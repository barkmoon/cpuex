==> flow/design.v <==
`default_nettype none
module fmul #(parameter NSTAGE = 2)(
    input wire [31:0] x1,
    input wire [31:0] x2,
    output wire [31:0] y,
    output wire ovf,
    input wire clk,
    input wire rstn);
wire [22:0] m1 = x1[22:0];
wire [22:0] m2 = x2[22:0];
wire [12:0] hi1 = {1'b1, m1[22:11]};
wire [10:0] lo1 = m1[10:0];
wire [12:0] hi2 = {1'b1, m2[22:11]};
wire [10:0] lo2 = m2[10:0];
reg [31:0] x1r[2:0];
reg [31:0] x2r[2:0];
reg [12:0] hi1r, hi2r;
reg [10:0] lo1r, lo2r;
wire [25:0] hh = hi1r * hi2r;
wire [23:0] hl = hi1r * lo2r;
wire [23:0] lh = lo1r * hi2r;
reg [25:0] hhr;
reg [23:0] hlr;
reg [23:0] lhr;
wire [26:0] mmul = hhr + hlr[23:11] + lhr[23:11] + 2;
wire [22:0] ym0 =   (mmul[26] == 1) ? mmul[25:3] :
                    (mmul[25] == 1) ? mmul[24:2] :
                    (mmul[24] == 1) ? mmul[23:1] : mmul[22:0];
wire s1 = x1r[1][31];
wire s2 = x2r[1][31];
wire ys = s1 ^ s2;
wire [7:0] e1= x1r[1][30:23];
wire [7:0] e2= x2r[1][30:23];
wire [9:0] ye0 = e1 + e2 + 129;       
wire iszero = (~(|x1r[1][30:23]) | ~(|x2r[1][30:23]));
wire isinf = (&x1r[1][30:23]) | (&x2r[1][30:23]);
wire [8:0] ye1 =    (ye0[9] == 1) ? 255 :
                    (ye0[8] == 0) ? 0 :
                    (mmul[26] == 1) ? ye0[7:0] + 2 :
                    (mmul[25] == 1) ? ye0[7:0] + 1 : ye0[7:0];
wire [7:0] ye = (ye1[8]) ? 255 : ye1[7:0];
wire [22:0] ym = (ye == 255 || ye == 0) ? 0 : ym0;
assign y =  (iszero) ? {ys, 31'b0} :
            (isinf) ? {ys, 8'b11111111, 23'b0} : {ys, ye, ym};
assign ovf = (ye0[9] == 1) ? 1 : 0;
always @(posedge clk) begin
    if(~rstn) begin
        x1r[0] <= 'b0;
        x2r[0] <= 'b0;
        hhr <= 'b0;
        hlr <= 'b0;
        lhr <= 'b0;
        hi1r <= 'b0;
        hi2r <= 'b0;
        lo1r <= 'b0;
        lo2r <= 'b0;
    end else begin
        x1r[0] <= x1;
        x2r[0] <= x2;
        x1r[1] <= x1r[0];
        x2r[1] <= x2r[0];
        hi1r <= hi1;
        lo1r <= lo1;
        hi2r <= hi2;
        lo2r <= lo2;
        hhr <= hh;
        hlr <= hl;
        lhr <= lh;
    end
end
endmodule
`default_nettype wire
`default_nettype none
module fsqr (
    input wire [31:0] x1,
    output wire y,
    input wire clk,
    input wire rstn);
wire ovf;
fmul u1(x1, x1, y, ovf, clk, rstn);
endmodule
`default_nettype wire
; Step by step through the tools: fsqr
; What the tools print for fsqr, step after step.
; Lines are those of the file above, counted from 1.
; Library cell names are shortened.
; The mark n/a stands for no value.
[design]
top_module = fsqr
clock = clk
library = sky130hd
corner = tt_025C_1v80

; Word-level counts
; Source: Yosys, flattened and elaborated. Widths are those after wreduce. Registers that Yosys merges into a memory's read port (data or address) are not register bits. Print and check cells do not count.
[classes]
eq_ne = 1
n_addsub = 7
multipliers = 3
div_mod_pow = 0
mux = 12
reduce_logical = 4
n_logic = 0
compare = 0
n_shift = 0
[ops]
columns = operator, count
row1 = 13-bit by 13-bit multiplier with 26-bit output, 1
row2 = 11-bit by 13-bit multiplier with 24-bit output, 1
row3 = 13-bit by 11-bit multiplier with 24-bit output, 1
row4 = 9-bit 2-to-1 mux, 4
row5 = 26-bit by 13-bit adder with 27-bit output, 1
row6 = 27-bit by 13-bit adder with 27-bit output, 1
row7 = 27-bit by 2-bit adder with 27-bit output with constant B, 1
row8 = 13-bit 2-to-1 mux, 1
row9 = 10-bit by 8-bit adder with 10-bit output with constant B, 1
row10 = 8-bit by 1-bit adder with 9-bit output with constant B, 1
row11 = 8-bit by 2-bit adder with 9-bit output with constant B, 1
row12 = 8-bit by 8-bit adder with 9-bit output, 1
row13 = 8-bit equality test with constant B, 1
row14 = 8-bit logical NOT, 1
row15 = 8-bit AND reduction, 1
row16 = 8-bit OR reduction, 1
row17 = 8-bit 2-to-1 mux, 1
row18 = 1-bit 2-to-1 mux, 6
row19 = 1-bit logical OR, 1
[word_totals]
rom_bits = 0
output_inout_bits = 1
clocked_rd_ports_x_width = 0
ramBits = 0
elab_cells = 35
input_bits = 34
latchBits = 0
n_memories = 0
register_bits = 160

; Depth
; Depth = most cells in a row (Yosys ltp): at word level without a register or memory, in the mapped netlist without a sequential cell, where the memories' decode and read muxes count.
[depth]
depth_word = 13
abc_area = 1
mapped_depth = 26
mapped_depth_nobuf = 24

; Synthesis result
; Yosys stat after the flow's synthesis: flattened, memories mapped to cells. It holds for the ABC_AREA given above (unset counts as 0); a run with the other value may have another netlist.
[synth_totals]
mapped_area_um2 = 12777.3
seq_area_um2 = 1641.6
stdcells = 1689
ff_cells = 78
buffers = 49
[by_type]
columns = cell, count, type_area_um2
row1 = fa_1, 195, 3.9E+03
row2 = ha_1, 158, 1.98E+03
row3 = inv_1, 510, 1.91E+03
row4 = nand2_1, 400, 1501.44
row5 = dfxtp_1, 70, 1.4E+03
row6 = a21oi_1, 74, 370.355
row7 = nor2_1, 70, 262.752
row8 = edfxtp_1, 8, 240.23
row9 = clkbuf_1, 47, 176.419
row10 = o21ai_0, 34, 170.163
row11 = nand3_1, 22, 110.106
row12 = xor2_1, 10, 87.584
row13 = nand4_1, 9, 56.304
row14 = a21o_1, 7, 52.55
row15 = o21a_1, 7, 52.55
row16 = o21bai_1, 6, 45.043
row17 = xnor2_1, 5, 43.792
row18 = nor3_1, 7, 35.034
; Other cell types: 29; their cells: 50.

; Timing after synthesis
; Path of least setup slack by OpenSTA after synthesis, without wires, with an ideal clock, recovery checks aside; 20% of the period is set as input and as output delay. Where synthesis merged equal registers, the netlist keeps one of their names.
[synth_path]
kind = reg-to-reg
startpoint = register u1.hi1r[10]
endpoint = register u1.hhr[25]
path_buffers = 2
tclk_ns = 5.03
delay_ns = 5.082
slack_ns = -0.052
required_time_ns = 4.910
t_first_pin_ns = 0.000
arrival_ns = 4.962
setup_time_ns = 0.120
path_stages = 20
period_less_setup_slack_ns = 5.082
; "delay_ns" is the arrival time less input delay plus setup time.
; "path_stages" counts driving pins, that of a launching flip-flop among them; a cell with two outputs on the path counts twice.
; "period_less_setup_slack_ns" = period - worst setup slack (recovery checks aside). The figure is calculated, with input and output delays left at 20% of the set period.
; Between the ends stands the longest chain of elaborated cells between them, by number of cells; it is not shown to be the way that was timed. Of several equally long chains one is given.
; Each line given opens the expression or statement behind the cell; cells for indexed reads and writes are added by Yosys, which also makes memories of some case tables.
[synth_between]
cell_sequence = dfxtp_1 clkbuf_1 clkbuf_1 nand2_1 fa_1 inv_1 fa_1 fa_1 fa_1 inv_1 fa_1 inv_1 ha_1 a21oi_1 o21ai_0 a221oi_1 nand3_1 a21boi_0 xnor2_1 nor2_1
elab_chain_cells = 1
cells_between = 1
lines_between = 1
classes_between = mul (1)
[synth_rtl]
columns = element, line_no
row1 = "start, declared", 17  ; reg [12:0] hi1r, hi2r;
row2 = "start, assigned", 53  ; hi1r <= 'b0;
row3 = "start, assigned", 62  ; hi1r <= hi1;
row4 = 13-bit by 13-bit multiplier with 26-bit output, 19  ; wire [25:0] hh = hi1r * hi2r;
row5 = "end, assigned", 50  ; hhr <= 'b0;
row6 = "end, assigned", 66  ; hhr <= hh;
row7 = "end, declared", 22  ; reg [25:0] hhr;

; Path in the finished layout
; From the final timing report of stored run 1: the path of least setup slack in the routed layout; clock arrival at registers is part of the times.
[layout_path]
kind = reg-to-reg
startpoint = register u1.hi1r[6]
endpoint = register u1.hlr[20]
slack_ns = 1.34
t_first_pin_ns = 0.37
tclk_ns = 7.08
arrival_ns = 6.01
setup_time_ns = 0.11
path_stages = 20
required_time_ns = 7.35
path_buffers = 1
; Between the ends stands the longest chain of elaborated cells between them, by number of cells; it is not shown to be the way that was timed. Of several equally long chains one is given.
[layout_between]
cell_sequence = dfxtp_1 buf_4 nand2_1 fa_1 inv_1 fa_1 fa_1 fa_1 inv_1 fa_1 inv_1 ha_1 a21oi_1 o221ai_1 a21oi_1 o21bai_1 a21o_1 nand2_1 nand2_1 nor2_1
elab_chain_cells = 1
cells_between = 1
lines_between = 1
classes_between = mul (1)
[layout_rtl]
columns = element, line_no
row1 = "start, declared", 17  ; reg [12:0] hi1r, hi2r;
row2 = "start, assigned", 53  ; hi1r <= 'b0;
row3 = "start, assigned", 62  ; hi1r <= hi1;
row4 = 13-bit by 11-bit multiplier with 24-bit output, 20  ; wire [23:0] hl = hi1r * lo2r;
row5 = "end, assigned", 51  ; hlr <= 'b0;
row6 = "end, assigned", 67  ; hlr <= hl;
row7 = "end, declared", 23  ; reg [23:0] hlr;

Subject: fsqr on sky130hd, stored results

Hello all,

Record of 2 stored runs of the RTL-to-layout flow on fsqr, platform sky130hd. The runs are unordered. Constraints: input delay and output delay 20% of the set period each, output load 0.01 pF.
By "achievedPeriod_ns" is meant the clock period of the run minus its worst setup slack. This is arithmetic on one report: input and output delays are still those of the set period (20% each).
"power.total_mw" is the tool's figure for a default switching activity; nothing was simulated.

# stored run 1
==> flow/run.sh <==
#!/bin/bash
# the make line also repeats the synthesis and layout settings of config.mk as NAME=value (left out here)
make -C /OpenROAD-flow-scripts/flow DESIGN_CONFIG=/design/flow/config.mk WORK_HOME=/design/flow/orfs CLKGATE_MAP_FILE= finish
==> flow/config.mk <==
export PLATFORM = sky130hd
export DESIGN_NAME = fsqr
export DESIGN_NICKNAME = fsqr
export VERILOG_FILES = /design/flow/design.v
export SDC_FILE = /design/flow/constraint.sdc
export NUM_CORES = 4
export LEC_CHECK = 0
export ABC_AREA = 1
export CAP_MARGIN = 15
export CELL_PAD_IN_SITES_GLOBAL_PLACEMENT = 1
export CORE_MARGIN = 4
export CORE_UTILIZATION = 26
export CTS_CLUSTER_SIZE = 72
export GPL_ROUTABILITY_DRIVEN = 0
export HOLD_SLACK_MARGIN = 0.19
export SLEW_MARGIN = 20
==> flow/constraint.sdc <==
create_clock -name core_clock -period 7.08 [get_ports {clk}]
set_input_delay 1.4160 -clock core_clock [delete_from_list [all_inputs] [get_ports {clk}]]
set_output_delay 1.4160 -clock core_clock [all_outputs]
set_load 0.01 [all_outputs]

==> stored run 1: results <==
dieArea_um2=52752.9
yosys.chip_area_um2=12777.3
power.total_mw=2.071
achievedPeriod_ns=5.738
ws_hold_ns=0.407
finish.stdcell_area_um2=14194.9
setup_worst_slack_ns=1.342

# stored run 2
==> flow/run.sh <==
#!/bin/bash
# the make line also repeats the synthesis and layout settings of config.mk as NAME=value (left out here)
make -C /OpenROAD-flow-scripts/flow DESIGN_CONFIG=/design/flow/config.mk WORK_HOME=/design/flow/orfs CLKGATE_MAP_FILE= finish
==> flow/config.mk <==
export PLATFORM = sky130hd
export DESIGN_NAME = fsqr
export DESIGN_NICKNAME = fsqr
export VERILOG_FILES = /design/flow/design.v
export SDC_FILE = /design/flow/constraint.sdc
export NUM_CORES = 4
export LEC_CHECK = 0
export CAP_MARGIN = 20
export CORE_MARGIN = 2
export CORE_UTILIZATION = 40
export SLEW_MARGIN = 20
==> flow/constraint.sdc <==
create_clock -name core_clock -period 8.07 [get_ports {clk}]
set_input_delay 1.6140 -clock core_clock [delete_from_list [all_inputs] [get_ports {clk}]]
set_output_delay 1.6140 -clock core_clock [all_outputs]
set_load 0.01 [all_outputs]

==> stored run 2: results <==
power.total_mw=1.696
achievedPeriod_ns=6.358
finish.stdcell_area_um2=13130.1
ws_hold_ns=0.388
yosys.chip_area_um2=12111.6
dieArea_um2=31687.6
setup_worst_slack_ns=1.712

Thanks
